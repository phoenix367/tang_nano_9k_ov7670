==> flow/design.v <==
parameter WDEPTH = 256;
parameter WDSIZE = 17;
parameter RDEPTH = 256;
parameter RDSIZE = 17;
parameter ASIZE = 8;
parameter RASIZE = 8;
parameter C0_Reverse_Clk="false";
parameter C0_Diff_Clk="false";
parameter C1_Reverse_Clk="true";
parameter C1_Diff_Clk="true";
parameter Memory_Clock = 135;
parameter PSRAM_WIDTH = 8;
parameter DQ_WIDTH = 8;
parameter ADDR_WIDTH = 21;
parameter Burst_Length  = "32_Bytes";
parameter burst_num = 8;
parameter Fixed_Latency_Enable = "Fixed";
parameter Initial_Latency = 6;
parameter Drive_Strength = 50;
parameter Deep_Power_Down = "OFF";
parameter Hybrid_Sleep_Mode = "OFF";
parameter Refresh_Rate = "normal";
parameter PASR = "full";
parameter shift_delay = 152;
`timescale 1ns / 10ps
package BufferControllerTypes;
typedef enum logic[2:0] {
    BUFFER_AVAILABLE,
    BUFFER_WRITE_BUSY,
    BUFFER_READ_BUSY,
    BUFFER_DISPLAYED,
    BUFFER_UPDATED
} BufferStates;
endpackage
module i2c_control_fsm
    #(parameter
    MAIN_CLOCK_FREQUENCY = 'd27_000_000,
    DATA_BUFFER_SIZE = 'd8,
    I2C_CLOCK_FREQUENCY = 'd100_000
    )
    (
        input clk, 
        input rst_n, 
        input [6:0] device_addr,
        output reg init_done,
        input store_data,
        input load_data,
        input send_data,
        input recv_data,
        input [7:0] data_in,
        output reg device_rdy,
        output reg error_o,
        output reg tx_en,
        output reg rx_en,
        output reg [7:0] wr_data,
        output reg [2:0] wr_addr,
        input [7:0] rd_data,
        output reg [2:0] rd_addr,
        input cmd_ack_i
    );
    reg [4:0] state;
    localparam
        Prescale_reg0                  = 3'h0,
        Prescale_reg1                  = 3'h1,
        Control_reg                    = 3'h2,
        Transmit_reg                   = 3'h3,
        Receive_reg                    = 3'h3,
        Command_reg                    = 3'h4,
        Status_reg                     = 3'h4;
    localparam
        IDLE = 0,
        CHECK_TRANSMIT_BYTES = 1,
        ENABLE_SEND_START = 2,
        PREPARE_TRANSMIT_BYTE = 3,
        SEND_SLAVE_MEMORY_ADDR = 4,
        SET_SLAVE_ADDRESS = 5,
        START_RECV_DATA = 6,
        START_SEND_DATA = 7,
        STORE_DATA_STAGE = 8,
        TRANSMIT_LAST_BYTE = 9,
        TRANSMIT_NEXT_BYTE = 10,
        TRANSMIT_SEND_MEMORY_ADDR = 11,
        WAIT_COMMAND = 12,
        WAIT_TRANFER_BEGIN = 13,
        WAIT_TRANSFER_COMPLETE = 14,
        WRITE_PRESCALE_HIGH = 15,
        WRITE_PRESCALE_LOW = 16,
        WAIT_WE_ACK = 17,
        PRE_TRANSMIT_BYTE = 18;
    localparam
        I2C_PRESCALE_VALUE = (MAIN_CLOCK_FREQUENCY / (5 * I2C_CLOCK_FREQUENCY)) - 'd1,
        BUFFER_INDEX_WIDTH = int'($clog2(DATA_BUFFER_SIZE));
    localparam
        STATUS_REG_RX_ACK   = 8'b10000000,
        STATUS_REG_BUS_BUSY = 8'b01000000,
        STATUS_REG_AL       = 8'b00100000,
        STATUS_REG_TIP      = 8'b00000010,
        STATUS_REG_INT      = 8'b00000001;
    localparam
        CTRL_REG_CORE_EN = 8'b10000000,      
        CTRL_REG_INT_EN  = 8'b01000000;      
    reg [2:0] i2c_control_cnt;
    reg [7:0] memory_buffer[DATA_BUFFER_SIZE - 1:0];
    reg [BUFFER_INDEX_WIDTH - 1:0] wr_index;
    reg [BUFFER_INDEX_WIDTH - 1:0] rd_index;
    reg [2:0] transmit_context;
    reg [BUFFER_INDEX_WIDTH - 1:0] buffer_ptr;
    initial begin
        device_rdy = 1'b0;
        error_o <= 1'b0;
    end
    always @(posedge clk or negedge rst_n) begin: p_states
        if (rst_n == 1'b0) begin
            state <= IDLE;
            tx_en <= 1'b0;
            rx_en <= 1'b0;
            init_done <= 1'b0;
            rd_addr <= 'd0;
            error_o <= 1'b0;
        end else begin
            case (state)
                WAIT_COMMAND: begin
                    if (store_data == 1'b1) begin
                        wr_index <=  'd1;
                        memory_buffer[0] <=  data_in;
                        state <=  STORE_DATA_STAGE;
                        error_o <= 1'b0;
                        ;
                    end else if (send_data == 1'b1) begin
                        wr_data <=  CTRL_REG_CORE_EN;
                        wr_addr <=  Control_reg;
                        tx_en <=  1'b1;
                        transmit_context <=  3'd1;
                        ;
                        state <= WAIT_WE_ACK;
                        error_o <= 1'b0;
                    end else if (recv_data == 1'b1) begin
                        wr_data <=  8'h80;
                        wr_addr <=  Control_reg;
                        tx_en <=  1'b1;
                        transmit_context <=  3'd4;
                        state <=  START_RECV_DATA;
                        error_o <= 1'b0;
                    end
                end
                STORE_DATA_STAGE: begin
                    if (store_data == 1'b1) begin
                        memory_buffer[wr_index] =  data_in;
                        ;
                        wr_index =  wr_index + 1'b1;
                    end else if (store_data == 1'b0) begin
                        state <=  WAIT_COMMAND;
                    end
                end
                WAIT_WE_ACK: begin
                    if (cmd_ack_i)
                        state <=  START_SEND_DATA;
                end
                START_SEND_DATA: begin
                    wr_data <=  {device_addr, 1'b0};
                    wr_addr <=  Transmit_reg;
                    if (cmd_ack_i)
                        state <=  SET_SLAVE_ADDRESS;
                end
                SET_SLAVE_ADDRESS: begin
                    wr_data <=  8'h90;
                    wr_addr <=  Command_reg;
                    if (cmd_ack_i)
                        state <=  ENABLE_SEND_START;
                end
                ENABLE_SEND_START: begin
                    tx_en <=  1'b0;
                    rx_en <=  1'b1;
                    rd_addr <=  Status_reg;
                    if (cmd_ack_i)
                        state <=  WAIT_TRANFER_BEGIN;
                end
                WAIT_TRANFER_BEGIN: begin
                    if ((rd_data & STATUS_REG_TIP) == 8'h00) begin
                        if (cmd_ack_i) begin
                            state <=  WAIT_TRANSFER_COMPLETE;
                            ;
                            rx_en <=  1'd0;
                            tx_en <=  1'd0;
                        end
                    end
                end
                WAIT_TRANSFER_COMPLETE: begin
                    if (transmit_context == 3'd1) begin
                        rx_en <=  1'd0;
                        tx_en <=  1'd1;
                        buffer_ptr <=  'd1;
                        wr_data <=  memory_buffer[0];
                        wr_addr <=  Transmit_reg;
                        if (cmd_ack_i) begin
                            state <=  SEND_SLAVE_MEMORY_ADDR;
                            ;
                        end
                    end else if (transmit_context == 3'd2) begin
                        rx_en <=  1'd1;
                        tx_en <=  1'd0;
                        state <=  CHECK_TRANSMIT_BYTES;
                    end else if (transmit_context == 3'd3) begin
                        rx_en <=  1'd0;
                        tx_en <=  1'd0;
                        state <=  SEND_SLAVE_MEMORY_ADDR;
                    end
                end
                SEND_SLAVE_MEMORY_ADDR: begin
                    wr_data <=  8'h10;
                    wr_addr <=  Command_reg;
                    transmit_context <=  3'd2;
                    if (cmd_ack_i) begin
                        state <=  TRANSMIT_SEND_MEMORY_ADDR;
                        ;
                    end
                end
                TRANSMIT_SEND_MEMORY_ADDR: begin
                    tx_en <=  1'b0;
                    rx_en <=  1'b1;
                    rd_addr <=  Status_reg;
                    if (cmd_ack_i) begin
                        state <=  WAIT_TRANFER_BEGIN;
                        ;
                    end
                end
                CHECK_TRANSMIT_BYTES: begin
                    if (buffer_ptr >= wr_index) begin
                        if ((rd_data & STATUS_REG_BUS_BUSY) == 8'h00) begin
                            if (cmd_ack_i) begin
                                rx_en <=  1'b0;
                                state <=  WAIT_COMMAND;
                                if ((rd_data & STATUS_REG_RX_ACK) != 8'h00)
                                    error_o <= 1'b1;
                            end
                        end
                    end else if (buffer_ptr < wr_index) begin
                        tx_en <=  1'b1;
                        wr_data <=  memory_buffer[buffer_ptr];
                        wr_addr <=  Transmit_reg;
                        if (cmd_ack_i)
                            state <=  PREPARE_TRANSMIT_BYTE;
                    end
                end
                PREPARE_TRANSMIT_BYTE: begin
                    if (buffer_ptr < wr_index - 'd1) begin
                        wr_data <=  8'h10;
                        wr_addr <=  Command_reg;
                        if (cmd_ack_i)
                            state <=  TRANSMIT_NEXT_BYTE;
                    end else if (buffer_ptr == wr_index - 'd1) begin
                        wr_data <=  8'h50;
                        wr_addr <=  Command_reg;
                        if (cmd_ack_i)
                            state <=  TRANSMIT_LAST_BYTE;
                    end
                end
                TRANSMIT_NEXT_BYTE: begin
                    buffer_ptr <=  buffer_ptr + 1'b1;
                    tx_en <=  1'b0;
                    state <=  ENABLE_SEND_START;
                end
                TRANSMIT_LAST_BYTE: begin
                    buffer_ptr <=  buffer_ptr + 1'b1;
                    tx_en <=  1'b0;
                    state <=  ENABLE_SEND_START;
                end
                START_RECV_DATA: begin
                    wr_data <=  {device_addr, 1'b0};
                    wr_addr <=  Transmit_reg;
                    state <=  SET_SLAVE_ADDRESS;
                end
                IDLE: begin
                    tx_en <=  1'b1;
                    wr_data <=  I2C_PRESCALE_VALUE[7:0];
                    wr_addr <=  Prescale_reg0;
                    if (cmd_ack_i)
                        state <=  WRITE_PRESCALE_LOW;
                end
                WRITE_PRESCALE_LOW: begin
                    wr_data <=  I2C_PRESCALE_VALUE[15:8];
                    wr_addr <=  Prescale_reg1;
                    if (cmd_ack_i)
                        state <=  WRITE_PRESCALE_HIGH;
                end
                WRITE_PRESCALE_HIGH: begin
                    tx_en <=  1'b0;
                    rx_en <=  1'b0;
                    if (cmd_ack_i) begin
                        state <=  WAIT_COMMAND;
                        init_done <=  1'b1;
                    end
                end
                default:
                    ;
            endcase
        end
    end
    always @(state) begin: p_state_actions
        case (state)
            WAIT_COMMAND: device_rdy = 1'b1;
            default:
                device_rdy = 1'b0;
        endcase
    end
endmodule
* Reports on i2c_control_fsm *
What the tools print for i2c_control_fsm, step after step.
Lines are those of the file above, counted from 1.
Operators carry their Yosys type and port widths (W data, S select, Z words).
Cell names lack the library's common part.
The mark -- stands for no value.

inputs
  top module = i2c_control_fsm
  clock port = clk
  standard-cell library = sky130hd
  timing corner = tt_025C_1v80

* Word level *
Yosys after proc, flatten, opt, wreduce and memory -nomap, before mapping. Print and check cells are not counted. Equal cells are merged and count once.

storage and ports
  latch bits = 0
  cells after elaboration = 236
  RAM bits = 0
  memory bits (read-only) = 0
  clocked read ports x word width = 0
  bits of input ports = 30
  output and inout port bits = 19
  memories = 0
  flip-flop bits (word level) = 94

operators by class
  divide/modulo/power cells = 0
  add/subtract/negate cells = 3
  muxes and demuxes = 93
  magnitude comparators = 3
  reductions and logical operators = 45
  shift operators = 0
  multiply operators = 0
  bitwise operators = 7
  eq/ne operators = 66

operators by type and width
  kind                  count
  $mux W8               18
  $mux W5               26
  $pmux W5 S16          1
  $pmux W8 S9           1
  $pmux W8 S8           1
  $reduce_or A7 Y1      8
  $mux W3               14
  $ne A2 B2 Y1 const B  20
  $eq A5 B4 Y1 const B  8
  $reduce_and A4 Y1     9
  $lt A3 B32 Y1         1
  $eq A3 B32 Y1         1
  $eq A3 B3 Y1 const B  8
  $ne A3 B3 Y1 const B  8
  $reduce_and A8 Y1     3
  $pmux W3 S8           1
  $mux W1               24
  $reduce_and A20 Y1    1
  $eq A5 B3 Y1 const B  4
  $eq A3 B2 Y1 const B  6
  $pmux W3 S2           3
  $reduce_bool A17 Y1   1
  $logic_not A8 Y1      2
  $pmux W8 S2           1
  $eq A5 B2 Y1 const B  2
  $eq A5 B5 Y1 const B  2
  $reduce_and A5 Y1     2
  $eq A3 B1 Y1 const B  3

Not listed: further kinds 23, cells in them 38.

* Logic depth *
Yosys ltp: most cells in a row. Word level: on the elaborated netlist, between registers, memories and ports. Mapped: between sequential cells and ports; inverters and the memories' decode and read muxes count.

logic depth
  word-level depth = 5
  ABC_AREA = 0
  gate-level depth with buffers = 10
  gate-level depth less buffers = 8

* After synthesis *
The flow's flattened synthesis, as Yosys stat reports it; memories are mapped. The netlist is that of the ABC_AREA named above (0 if unset); the other value can give another one.
The area totals of this step are shown rounded.

cell types
  cell type  count  area in all (sq um)
  edfxtp_1   81     2.43E+03
  dfrtp_1    22     550.528
  ha_1       20     250.24
  mux2_2     13     146.39
  o21ai_0    19     95.091
  a221oi_1   9      78.826
  nand2_1    21     78.826
  a222oi_1   7      70.067
  a21oi_1    13     65.062
  nor2b_1    9      56.304
  inv_1      12     45.043
  nand3_1    9      45.043
  nor2_1     12     45.043
  dfxtp_1    2      40.038
  a22oi_1    5      37.536
  buf_2      7      35.034
  or3_1      5      31.28
  nor3_1     6      30.029

Not listed: further types 38, cells in them 59.

synthesis totals
  mapped flip-flops = 106
  standard cells after synthesis = 331
  cell area after synthesis = 0.004629 sq mm
  area of sequential cells = 0.003049 sq mm
  buffers = 15

* Worst setup path after synthesis *
OpenSTA on the mapped netlist: ideal clock, no wires. The path of least setup slack (recovery checks aside). Input and output delay are each 20% of the period. Register names are those of the netlist, which keeps one name where synthesis merged equal registers.

timing path after synthesis
  path kind = register to register
  from = reg wr_index[0]
  to = reg memory_buffer[1][0]
  path buffers = 0
  slack = -246 ps
  path delay = 3355 ps
  launch time at the first pin = 0 ps
  library setup time = 419 ps
  data arrival time = 2936 ps
  driving pins on the path = 7
  required time = 2691 ps
  clock period = 3110 ps
  period reached after synthesis = 3356 ps

"path delay" = arrival - input delay + setup time.
"driving pins on the path": output pins that drive a net of the path, with the launching flip-flop's if there is one; two outputs of one cell count as two.
"period reached after synthesis" is the clock period less the worst setup slack; recovery checks do not enter. This is arithmetic on one report: input and output delays are still those of the set period (20% each).
Between the ends stands the longest chain of elaborated cells between them, by number of cells; it is not shown to be the way that was timed. Of several equally long chains one is given.
A line is the first line of the expression or statement that the cell stems from. Yosys adds cells for indexed reads and writes and turns some case tables into memories.
The path ends at the enable pin of a flip-flop; only ways to that pin are counted.

between the ends, after synthesis
  cell sequence = edfxtp_1 -> inv_1 -> ha_1 -> ha_1 -> nand4b_1 -> or3_1 -> a2111oi_0
  cells in the longest elaborated chain = 4
  elaborated cells between the ends (all ways) = 10
  RTL lines with such cells = 1
  classes of those cells = eq/ne (6); logic (1); reduce/logical (3)

RTL lines, path after synthesis
  what               RTL line  text
  start, declared    104       reg [BUFFER_INDEX_WIDTH - 1:0] wr_index;
  start, assigned    124       wr_index <=  'd1;
  start, assigned    150       wr_index =  wr_index + 1'b1;
  $eq A3 B3 Y1       148       memory_buffer[wr_index] =  data_in;
  $reduce_or A7 Y1   --
  $not A1 Y1         --
  $reduce_and A4 Y1  --
  end, assigned      148
  end, declared      103       reg [7:0] memory_buffer[DATA_BUFFER_SIZE - 1:0];

* Worst path after layout *
Path of least setup slack in the final report of flow run A (OpenROAD, finished layout, wires in). Where an end is a register, its clock arrival counts in the times.
The report prints the path's times to 10 ps; the period is as set.

timing path post-layout
  path kind = register to register
  from = reg buffer_ptr[2]
  to = reg wr_data[0]
  launch time at the first pin = 350 ps
  library setup time = 250 ps
  driving pins on the path = 9
  clock period = 4630 ps
  slack = 1720 ps
  data arrival time = 3010 ps
  path buffers = 1
  required time = 4740 ps

Between the ends stands the longest chain of elaborated cells between them, by number of cells; it is not shown to be the way that was timed. Of several equally long chains one is given.
At most two assigning lines are given for a register; there are more.
Ways into the end's enable are left out, as the timed path ends at the data pin.

between the ends, post-layout
  cell sequence = edfxtp_1 -> buf_4 -> inv_1 -> ha_1 -> or4_4 -> a21oi_4 -> or2b_4 -> a21oi_1 -> a211o_1
  cells in the longest elaborated chain = 5
  elaborated cells between the ends (all ways) = 18
  RTL lines with such cells = 6
  classes of those cells = compare (3); eq/ne (8); mux (6); reduce/logical (1)

RTL lines, path post-layout
  what             RTL line  text
  start, declared  107       reg [BUFFER_INDEX_WIDTH - 1:0] buffer_ptr;
  start, assigned  259       buffer_ptr <=  buffer_ptr + 1'b1;
  start, assigned  264       buffer_ptr <=  buffer_ptr + 1'b1;
  $eq A3 B3 Y1     239       wr_data <=  memory_buffer[buffer_ptr];
  $pmux W8 S8      239
  $mux W8          237       end else if (buffer_ptr < wr_index) begin
  $mux W8          228       if (buffer_ptr >= wr_index) begin
  $pmux W8 S9      121       case (state)
  end, assigned    160       wr_data <=  {device_addr, 1'b0};
  end, assigned    193       wr_data <=  memory_buffer[0];
  end, declared    55        output reg [7:0] wr_data,

Module i2c_control_fsm, platform sky130hd: 2 stored runs of the flow (Yosys, OpenROAD) with differing settings, in no particular order. Input and output delays are each 20% of the period that was set; the output load is 0.01 pF.
"achieved period": clock period set for the run, less the worst setup slack. It is reckoned from that one timing run; input and output delays stay at 20% of the period that was set.
The results are shown rounded.
Among the settings, . means not set for that run.

item                                     flow run A  flow run B
period_ns                                4.63        3.27
CORE_UTILIZATION                         33          40
SETUP_SLACK_MARGIN                       0.02        .
PLACE_DENSITY_LB_ADDON                   0.08        .
HOLD_SLACK_MARGIN                        -0.07       .
TNS_END_PERCENT                          35          .
ABC_AREA                                 0           .
GPL_TIMING_DRIVEN                        1           .
GPL_ROUTABILITY_DRIVEN                   0           .
CAP_MARGIN                               5           20
SLEW_MARGIN                              5           20
MAX_ROUTING_LAYER                        met5        .
CORE_MARGIN                              2           2
post-route worst hold slack (ps)         459         469
achieved period (ps)                     2909        2671
final setup TNS (ps)                     0           0
area of the synthesized netlist (sq mm)  0.004629    0.004629
worst slack on setup checks (ps)         1721        599
standard-cell area after layout (sq mm)  0.005539    0.005582
final design utilization (%)             40.2        49.1
die footprint (sq mm)                    0.01499     0.01245
